==> flow/design.v <==
module counter (input clock, input [7:0] in, input latch, input dec, input divide_by_two, output zero);
  reg [7:0] value;
  assign zero = value == 8'b0;
  always @(posedge clock) begin
    if (latch) value <= in;
    else if (!zero && dec) value <= value - 1'b1;
    else if (!zero && divide_by_two) value <= {1'b0, value[7:1]};
  end
endmodule
From RTL to reports: counter --
What the tools print for counter, step after step. Line numbers count from 1 in the design file above. Library cell names are shortened. The mark -- stands for no value.
Set-up: design top counter, clock port clock, library sky130hd, timing corner tt_025C_1v80

Elaborated design --
Source: Yosys, flattened and elaborated, memories not mapped. Widths are those after wreduce. Registers that Yosys merges into a memory's read port (data or address) are not register bits. Print and check cells do not count. Equal cells are merged and count once.
Word-level totals: bits in registers 8, input bits 12, output and inout bits 1, cells after elaboration 10
Cells by class: add/sub/neg operators 1, multiplexer cells 3, reductions and logical operators 5
Operators by type and width (number):
- 8-bit two-way mux | 3
- 8-bit by 1-bit subtractor with 8-bit output (second input constant) | 1
- 8-bit zero test | 1
- 3-bit nonzero test | 1
- 1-bit logical AND | 2
- 1-bit zero test | 1

Logic depth --
Depth = most cells in a row (Yosys ltp): at word level without a register or memory, in the mapped netlist without a sequential cell, where the memories' decode and read muxes count.
Logic depth: depth after elaboration 6, ABC_AREA 0, depth in mapped cells 7, depth with buffers taken out 6

Synthesis result --
The flow's flattened synthesis, as Yosys stat reports it; memories are mapped. The netlist is that of the ABC_AREA named above (0 if unset); the other value can give another one. The area totals of this step are shown rounded.
Cells by type:
- edfxtp_1 | number 8, area in all 240.23 sq um
- a21oi_1 | number 6, area in all 30.029 sq um
- nor3b_1 | number 4, area in all 30.029 sq um
- nand2_1 | number 7, area in all 26.275 sq um
- xor2_1 | number 3, area in all 26.275 sq um
- ha_1 | number 2, area in all 25.024 sq um
- o21ai_0 | number 4, area in all 20.019 sq um
- a31o_1 | number 2, area in all 17.517 sq um
- xnor2_1 | number 2, area in all 17.517 sq um
- inv_1 | number 4, area in all 15.014 sq um
- nand2b_1 | number 2, area in all 12.512 sq um
- nor4_2 | number 1, area in all 12.512 sq um
- buf_6 | number 1, area in all 11.261 sq um
- mux2_2 | number 1, area in all 11.261 sq um
- nor3_1 | number 2, area in all 10.01 sq um
- o21ai_1 | number 2, area in all 10.01 sq um
- a221oi_1 | number 1, area in all 8.758 sq um
- a22o_1 | number 1, area in all 8.758 sq um
Other cell types: 8; their cells: 10.
Mapped netlist: cell count 63, cell area after synthesis 588 sq um, sequential part of the area 240 sq um, flip-flop cells 8, buffer cells 4

Worst setup path after synthesis --
OpenSTA on the mapped netlist: ideal clock, no wires. The path of least setup slack (recovery checks aside). Input and output delay are each 20% of the period. Register names are those of the netlist, which keeps one name where synthesis merged equal registers.
Timing post-synthesis: path type reg-to-reg, start register value[5], end register value[0], clock period 2.02 ns, setup time 0.300 ns, time at the first pin 0.000 ns, data arrival time 1.499 ns, required time 1.720 ns, slack 0.221 ns, path delay 1.799 ns, stages 6, path buffers 1, synthesis period reached 1.799 ns
"path delay" = arrival - input delay + setup time. "stages" counts driving pins, that of a launching flip-flop among them; a cell with two outputs on the path counts twice. "synthesis period reached" = period - worst setup slack (recovery checks aside). The figure is calculated, with input and output delays left at 20% of the set period. Between the ends stands the longest chain of elaborated cells between them, by number of cells; it is not shown to be the way that was timed. Of several equally long chains one is given. A line is the first line of the expression or statement that the cell stems from. Yosys adds cells for indexed reads and writes and turns some case tables into memories. A register here has more assigning lines than the two given. The path ends at the enable pin of a flip-flop; only ways to that pin are counted.
Between the ends, post-synthesis: path through edfxtp_1 > nor4_2 > or3b_1 > buf_6 > o21ai_0 > nand2b_1, cells in the longest elaborated chain 4, elaborated cells on any way between the ends 5, those cells by class reduce/logical (5)
Ends and longest elaborated chain, post-synthesis:
- start: declaration | RTL line 2 | reg [7:0] value;
- start: assignment | RTL line 5 | if (latch) value <= in;
- start: assignment | RTL line 6 | else if (!zero && dec) value <= value - 1'b1;
- 8-bit zero test | RTL line 3 | assign zero = value == 8'b0;
- 1-bit zero test | RTL line 6
- 1-bit logical AND | RTL line 6
- 3-bit nonzero test
- end: assignment | RTL line 5
- end: assignment | RTL line 6
- end: declaration | RTL line 2

Path in the finished layout --
Path of least setup slack in the final report of run 1 (OpenROAD, finished layout, wires in). Where an end is a register, its clock arrival counts in the times.
Timing after layout: path type reg-to-output, start register value[5], end output port zero, clock period 1.53 ns, time at the first pin 0.26 ns, data arrival time 1.59 ns, required time 1.22 ns, slack -0.36 ns, stages 5, path buffers 1
Between the ends stands the longest chain of elaborated cells between them, by number of cells; it is not shown to be the way that was timed. Of several equally long chains one is given. A register here has more assigning lines than the two given.
Between the ends, after layout: path through edfxtp_1 > nor4_4 > or3b_4 > inv_2 > buf_6, cells in the longest elaborated chain 1, elaborated cells on any way between the ends 1, source lines of those cells 1, those cells by class reduce/logical (1)
Ends and longest elaborated chain, after layout:
- start: declaration | RTL line 2 | reg [7:0] value;
- start: assignment | RTL line 5 | if (latch) value <= in;
- start: assignment | RTL line 6 | else if (!zero && dec) value <= value - 1'b1;
- 8-bit zero test | RTL line 3 | assign zero = value == 8'b0;
- end: declaration | RTL line 1 | module counter (input clock, input [7:0] in, input latch, input dec, input divide_by_two, output zero);

Ticket comment

2 stored runs of counter in the flow (synthesis by Yosys, layout by OpenROAD, sky130hd cells), in arbitrary order. Constraints: input delay and output delay 20% of the set period each, output load 0.01 pF.
By "period reached" is meant the clock period of the run minus its worst setup slack. This is arithmetic on one report: input and output delays are still those of the set period (20% each).
"allowed time less slack (worst setup path)" means the part of the period allowed to the worst setup path (the constraints hold back 20% at inputs and 20% at outputs) less its slack; where the path has registers, the arrival times of their clocks count too.
By "overall power" is meant OpenSTA's value without simulated activity: inputs other than the clock are taken to toggle once in ten clock periods, and the tool carries that through the logic.
The measured numbers are rounded.

* Run 1 | settings: period_ns 1.53; CAP_MARGIN 20; CORE_MARGIN 2; CORE_UTILIZATION 40; SLEW_MARGIN 20 | results: synthesized cell area 588 sq um; overall die area 1790 sq um; standard-cell area after layout 943 sq um; utilization after layout 70.7 %; worst setup slack after layout -0.363 ns; final setup TNS -4.24 ns; worst hold slack in the final report 0.728 ns; overall power 754 µW; period reached 1.893 ns; allowed time less slack (worst setup path) 1.59 ns; critical path kind reg-to-output
* Run 2 | settings: period_ns 1.26; CORE_UTILIZATION 58; PLACE_DENSITY 0.9; HOLD_SLACK_MARGIN 0.03; CORE_MARGIN 2; CELL_PAD_IN_SITES_DETAIL_PLACEMENT 0; TNS_END_PERCENT 95; ABC_AREA 0; GPL_TIMING_DRIVEN 1; CTS_CLUSTER_DIAMETER 72; CAP_MARGIN 35; SLEW_MARGIN 30 | incomplete, clock tree synthesis halted on DPL-0038
